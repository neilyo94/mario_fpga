==> flow/design.v <==
module id_ram (
    input logic clk,     
    input logic we,  
    input logic [23:0] data_in,   
    output logic [23:0] data_out,
    input logic [4:0] address
);
    logic [23:0] mem[0:31];
    always_ff @(posedge clk) begin
            if (we) begin
            mem[address] <= data_in;
            end
            data_out <= mem[address];
    end
endmodule
# From RTL to reports: id_ram
# The steps from the RTL of id_ram to its reports follow in flow order.
# Lines are those of the file above, counted from 1.
# Operators carry their Yosys type and port widths (W data, S select, Z words).
# A cell with - has no value.
# setup
top	id_ram
clock	clk
library	sky130hd
pvt_corner	tt_025C_1v80

# After elaboration
# Source: Yosys, flattened and elaborated, memories not mapped. Widths are those after wreduce; folded enables and synchronous resets count as part of the registers. Registers that Yosys merges into a memory's read port (data or address) are not register bits. Print and check cells do not count. Equal cells are merged and count once.
# Memory sizes are those after Yosys's memory passes, which may raise the word count (mostly to a power of two), join words into wider ones and drop unused or constant bits.
# op_classes
mux	3
# op_table
operator	n
$mux W24	1
$mux W5	1
$mux W1	1
# word_totals
reg_bits	0
ram_bits	768
clocked_rd_ports_x_width	24
n_memories	1
inputBits	31
elab_cells	4
# memory_table
name	size	word_bits	rd	wr	line_no	rtl
mem	32	24	1	1	8	logic [23:0] mem[0:31];

# Longest topological paths
# Depth = most cells in a row (Yosys ltp): at word level without a register or memory, in the mapped netlist without a sequential cell, where the memories' decode and read muxes count.
# depth
ltp_word	1
ABC_AREA	0
mapped_depth	7
depth_no_buf	4

# After synthesis
# The flow's flattened synthesis, as Yosys stat reports it; memories are mapped. The netlist is that of the ABC_AREA named above (0 if unset); the other value can give another one.
# The area totals of this step are shown rounded.
# by_type
cell_type	n	type_area_um2
sky130_fd_sc_hd__edfxtp_1	768	2.31E+04
sky130_fd_sc_hd__mux2i_1	384	3.84E+03
sky130_fd_sc_hd__o22ai_1	172	1.08E+03
sky130_fd_sc_hd__dfxtp_1	24	480.461
sky130_fd_sc_hd__buf_2	71	355.341
sky130_fd_sc_hd__nor4_1	48	300.288
sky130_fd_sc_hd__o22ai_2	20	250.24
sky130_fd_sc_hd__nor2_1	29	108.854
sky130_fd_sc_hd__nand2_1	26	97.594
sky130_fd_sc_hd__nand4bb_1	6	67.565
sky130_fd_sc_hd__buf_6	5	56.304
sky130_fd_sc_hd__clkbuf_1	12	45.043
sky130_fd_sc_hd__buf_12	2	40.038
sky130_fd_sc_hd__nand3b_1	4	30.029
sky130_fd_sc_hd__or4b_1	3	30.029
sky130_fd_sc_hd__nand4b_1	3	26.275
sky130_fd_sc_hd__or3b_2	3	26.275
sky130_fd_sc_hd__nor3_1	4	20.019
# Other cell types: 9; their cells: 12.
# mapped
ff_cells	792
yosys_area_um2	30000
sequential_area_um2	23540
buffers	95
cells	1596

# Timing after synthesis
# Path of least setup slack by OpenSTA after synthesis, without wires, with an ideal clock, recovery checks aside; 20% of the period is set as input and as output delay. Where synthesis merged equal registers, the netlist keeps one of their names.
# synth_timing
path_type	input-to-reg
startpoint	in address[1]
endpoint	mem mem[27][0]
delay_ns	3.025
t_first_pin_ns	0.972
clock_period_ns	4.86
in_delay_ns	0.972
slack_ns	0.863
setup_time_ns	0.435
path_stages	5
arrival_ns	3.562
synth_period_reached_ns	3.997
# "delay_ns" is the arrival time less input delay plus setup time.
# "path_stages": output pins that drive a net of the path, with the launching flip-flop's if there is one; two outputs of one cell count as two.
# "synth_period_reached_ns" is the clock period less the worst setup slack; recovery checks do not enter. This is arithmetic on one report: input and output delays are still those of the set period (20% each).
# Between the ends stands the longest chain of elaborated cells between them, by number of cells; it is not shown to be the way that was timed. Of several equally long chains one is given.
# A line is the first line of the expression or statement that the cell stems from. Yosys adds cells for indexed reads and writes and turns some case tables into memories.
# synth_via
cell_sequence	sky130_fd_sc_hd__buf_2 sky130_fd_sc_hd__buf_2 sky130_fd_sc_hd__buf_2 sky130_fd_sc_hd__nand3_1 sky130_fd_sc_hd__nor3_1
elab_chain_cells	1
cells_between	1
lines_between	1
cone_classes	mux: 1
# synth_lines
element	line_no	rtl
start: declaration	6	input logic [4:0] address
$mux W5	10	if (we) begin
end: declaration	8	logic [23:0] mem[0:31];

# Path in the finished layout
# Path of least setup slack in the final report of entry A (OpenROAD, finished layout, wires in). Where an end is a register, its clock arrival counts in the times.
# layout_timing
path_type	input-to-reg
startpoint	in address[3]
endpoint	reg data_out[10]
clock_period_ns	3.51
slack_ns	0.68
setup_time_ns	0.14
path_stages	7
in_delay_ns	0.70
t_first_pin_ns	0.70
arrival_ns	3.32
# layout_via
cell_sequence	sky130_fd_sc_hd__clkdlybuf4s50_1 sky130_fd_sc_hd__buf_4 sky130_fd_sc_hd__nand4bb_2 sky130_fd_sc_hd__buf_4 sky130_fd_sc_hd__o22ai_1 sky130_fd_sc_hd__nor4_1 sky130_fd_sc_hd__nand2_1
# layout_lines
element	line_no	rtl
start: declaration	6	input logic [4:0] address
end: declaration	5	output logic [23:0] data_out,
# No chain of elaborated cells between the ends is given.

# Settings and measured results of 2 stored flow runs for module id_ram (sky130hd), not sorted in any way. The constraints put input and output delay at 20% of the set period each and load the outputs with 0.01 pF.
# "period_less_ws_ns" = clock period - worst setup slack. The figure is calculated, with input and output delays left at 20% of the set period.
# "worstPathTime_ns" is the time allowed to the run's worst setup path (the clock period less input and output delay, where it has them) less its slack. Clock arrival times count: a late capture clock shortens it, a late launch clock lengthens it.
# "power_total_uw" is the tool's figure for a default switching activity; nothing was simulated.
# Measured values are rounded.
# Settings: n/a = not set for that run.
run name	period_ns	CORE_UTILIZATION	SETUP_SLACK_MARGIN	PLACE_DENSITY_LB_ADDON	CORE_ASPECT_RATIO	CORE_MARGIN	CELL_PAD_IN_SITES_GLOBAL_PLACEMENT	CELL_PAD_IN_SITES_DETAIL_PLACEMENT	CAP_MARGIN	SLEW_MARGIN	HOLD_SLACK_MARGIN	GPL_TIMING_DRIVEN	MAX_ROUTING_LAYER	setup_tns_ns	worstPathTime_ns	timing.worst_path_kind	final_util_pct	holdWs_ns	period_less_ws_ns	design.die.area_um2	fin_ws_ns	layout_stdcell_area_um2	power_total_uw	post_synth_area_um2
entry A	3.51	35	0.29	0.26	0.56	3	3	0	30	20	n/a	n/a	n/a	0.000	2.12	input-to-reg	42.5	0.651	2.826	89420	0.684	35690	19860	30000
entry B	6.78	47	0.51	n/a	1.88	2	n/a	1	20	20	0.18	1	met5	0.000	3.01	input-to-reg	53.4	0.650	4.362	65970	2.418	33830	9832	30000
