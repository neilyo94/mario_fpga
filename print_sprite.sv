==> flow/design.v <==
module print_sprite(input clk50, reset,
					input [9:0] ycoor,
					input [23:0] object_info,
					input start,
					output logic [4:0] sprite_counter,
					output logic ready, 
					output logic [9:0] sprite_addr 	 
					);
enum logic [2:0] {sprite_wait, sprite_process1, sprite_ready} sprite_st, sprite_next_st;
always_ff @ (posedge clk50) begin
		if(reset) begin
			sprite_st <= sprite_wait;
			sprite_counter <= 0;
		end
		else begin
			sprite_st <= sprite_next_st;
			case (sprite_st)
				sprite_wait: begin
					sprite_counter <= 0;
				end
				sprite_process1: begin
					if(sprite_counter + object_info[18:9] >= 10'd0 && sprite_counter + object_info[18:9] <= 10'd639) begin
						sprite_addr <= sprite_counter + (ycoor-object_info[8:0])*32;
						sprite_counter <= sprite_counter+1;
					end
					else  
						sprite_counter <= sprite_counter+1;
				end
				sprite_ready: begin
				end 
			endcase
		end
end 
always_comb begin 
	sprite_next_st = sprite_st;
	ready = 0;
	unique case (sprite_st)
		sprite_wait: begin
			if(start == 1'd1)
				sprite_next_st = sprite_process1;  
		end
		sprite_process1: begin
			if(sprite_counter == 5'd31)				 
				sprite_next_st = sprite_ready;
		end
		sprite_ready: begin
			ready = 1;
			if(start == 1'd0)
				sprite_next_st = sprite_wait;
		end 
	endcase  
end
endmodule  
Reports on print_sprite. Tool output for the design above, in the order of the flow. Lines are those of the file above, counted from 1. Operators: Yosys type, input widths -> output width; for muxes data width and select width s. Library cell names are shortened. Not given: -

Top: print_sprite. Clock input: clk50. Cell library: sky130hd. Timing corner: tt_025C_1v80.

Word level. Yosys after proc, flatten, opt, wreduce and memory -nomap, before mapping. Memory bits, and registers merged into a memory's read port (data or address), are not among the register bits. Print and check cells are not counted.

The entry for register bits after elaboration reads 18. The entry for elaborated cells reads 28. The figure for output and inout bits is 16.

Under magnitude comparators stands 2. Under reduce/logical cells stands 6. Eq/ne operators: 6. Under $add $sub $neg stands 4. Bitwise gates (word level): 1. The entry for multiplexer cells reads 6.

Operators with widths (count): $add 5x10->10 (2); $ge 10x1->1 const B (1); $le 10x10->1 const B (1); $pmux 5 s2 (1); $pmux 3 s3 (1); $mux 3 (3); $ne 2x2->1 const B (3); $reduce_and 3->1 (2); $add 5x1->5 const B (1); $sub 5x5->5 (1); $eq 5x5->1 const B (1); $eq 3x1->1 const B (1); $eq 3x2->1 const B (1); $logic_not 3->1 (1); $reduce_bool 2->1 (1); $reduce_or 2->1 (1); $pmux 1 s2 (1); $logic_and 1x1->1 (1); $not 1->1 (1).

Longest topological paths. Depth = most cells in a row (Yosys ltp): at word level without a register or memory, in the mapped netlist without a sequential cell, where the memories' decode and read muxes count.

The entry for depth after elaboration reads 4. Under ABC_AREA stands 0. Under gate-level depth with buffers stands 8.

Synthesis result. Source: synth_stat.txt of the flow (Yosys; design flattened, memories mapped). It holds for the ABC_AREA given above (unset counts as 0); a run with the other value may have another netlist.

Cell types: edfxtp_1 (count 10, area in all 300.288 um^2); dfxtp_1 (count 8, area in all 160.154 um^2); ha_1 (count 11, area in all 137.632 um^2); inv_1 (count 12, area in all 45.043 um^2); xnor2_1 (count 5, area in all 43.792 um^2); a21oi_1 (count 8, area in all 40.038 um^2); fa_1 (count 2, area in all 40.038 um^2); nor2_1 (count 8, area in all 30.029 um^2); a21o_1 (count 3, area in all 22.522 um^2); buf_6 (count 2, area in all 22.522 um^2); nand3b_1 (count 3, area in all 22.522 um^2); nor3b_1 (count 3, area in all 22.522 um^2); nand2_1 (count 4, area in all 15.014 um^2); nor3_1 (count 3, area in all 15.014 um^2); nor2b_1 (count 2, area in all 12.512 um^2); mux2i_1 (count 1, area in all 10.01 um^2); a211o_1 (count 1, area in all 8.758 um^2); a311oi_1 (count 1, area in all 8.758 um^2).

Other cell types: 10; their cells: 10.

The figure for mapped flip-flops is 18. For cell count the number is 97. Buffers: 2. Under chip area (Yosys) stands 1024.7 um^2.

Worst setup path after synthesis. Path of least setup slack by OpenSTA after synthesis, without wires, with an ideal clock, recovery checks aside; 20% of the period is set as input and as output delay. Where synthesis merged equal registers, the netlist keeps one of their names.

Path type: input to register. Start: input object_info[9]. End: register sprite_addr[0]. Under stages on the path stands 8. The figure for arrival time is 2.537 ns. The entry for slack reads 0.793 ns. Under path delay stands 2.183 ns. The figure for clock period is 3.72 ns. Launch time at the first pin: 0.744 ns. For period reached after synthesis the number is 2.927 ns.

"path delay" = arrival - input delay + setup time. "stages on the path": output pins that drive a net of the path, with the launching flip-flop's if there is one; two outputs of one cell count as two. "period reached after synthesis" is the clock period less the worst setup slack; recovery checks do not enter. This is arithmetic on one report: input and output delays are still those of the set period (20% each). The rows between start and end are the longest chain of elaborated cells between them; the timing report does not say that the signal goes this way. Where chains are equally long, one stands for them. A line is the first line of the expression or statement that the cell stems from. Yosys adds cells for indexed reads and writes and turns some case tables into memories.

Path through: ha_1 > inv_1 > fa_1 > nor2b_1 > o211ai_1 > a211oi_1 > a311oi_1 > nor3_1. Length of the longest elaborated chain: 4. The figure for elaborated cells between the ends (all ways) is 5. Classes of those cells: 1 x add/sub; 2 x compare; 2 x reduce/logical.

Ends and longest elaborated chain, after synthesis: from (decl) (line 3) `input [23:0] object_info,`; $add 5x10->10 (line 22) `if(sprite_counter + object_info[18:9] >= 10'd0 && sprite_counter + object_info[18:9] <= 10'd639) begin`; $ge 10x1->1 (line 22); $logic_and 1x1->1 (line 22); $reduce_and 3->1; to (assign) (line 23) `sprite_addr <= sprite_counter + (ycoor-object_info[8:0])*32;`; to (decl) (line 7) `output logic [9:0] sprite_addr`.

==> results <==
module print_sprite, platform sky130hd, 2 stored runs of the flow under differing settings, order arbitrary. Input and output delays are each 20% of the period that was set; the output load is 0.01 pF.

Job 1 has these settings: period_ns 4.6; CORE_UTILIZATION 66; SETUP_SLACK_MARGIN 1.0; PLACE_DENSITY_LB_ADDON 0.19; CELL_PAD_IN_SITES_DETAIL_PLACEMENT 1; ABC_AREA 0; CAP_MARGIN 40; SLEW_MARGIN 35; MIN_ROUTING_LAYER met2; MAX_ROUTING_LAYER met4; CORE_MARGIN 2. Outcome: no final report: placement broke off with FLW-0024.

Job 2 has these settings: period_ns 2.3; CORE_UTILIZATION 69; SETUP_SLACK_MARGIN 0.65; PLACE_DENSITY_LB_ADDON 0.26; CORE_ASPECT_RATIO 1.95; CELL_PAD_IN_SITES_GLOBAL_PLACEMENT 2; CELL_PAD_IN_SITES_DETAIL_PLACEMENT 0; GPL_TIMING_DRIVEN 0; CTS_CLUSTER_DIAMETER 44; SLEW_MARGIN 15; CAP_MARGIN 20; CORE_MARGIN 2. Outcome: no final report: floorplanning broke off with PDN-0185.
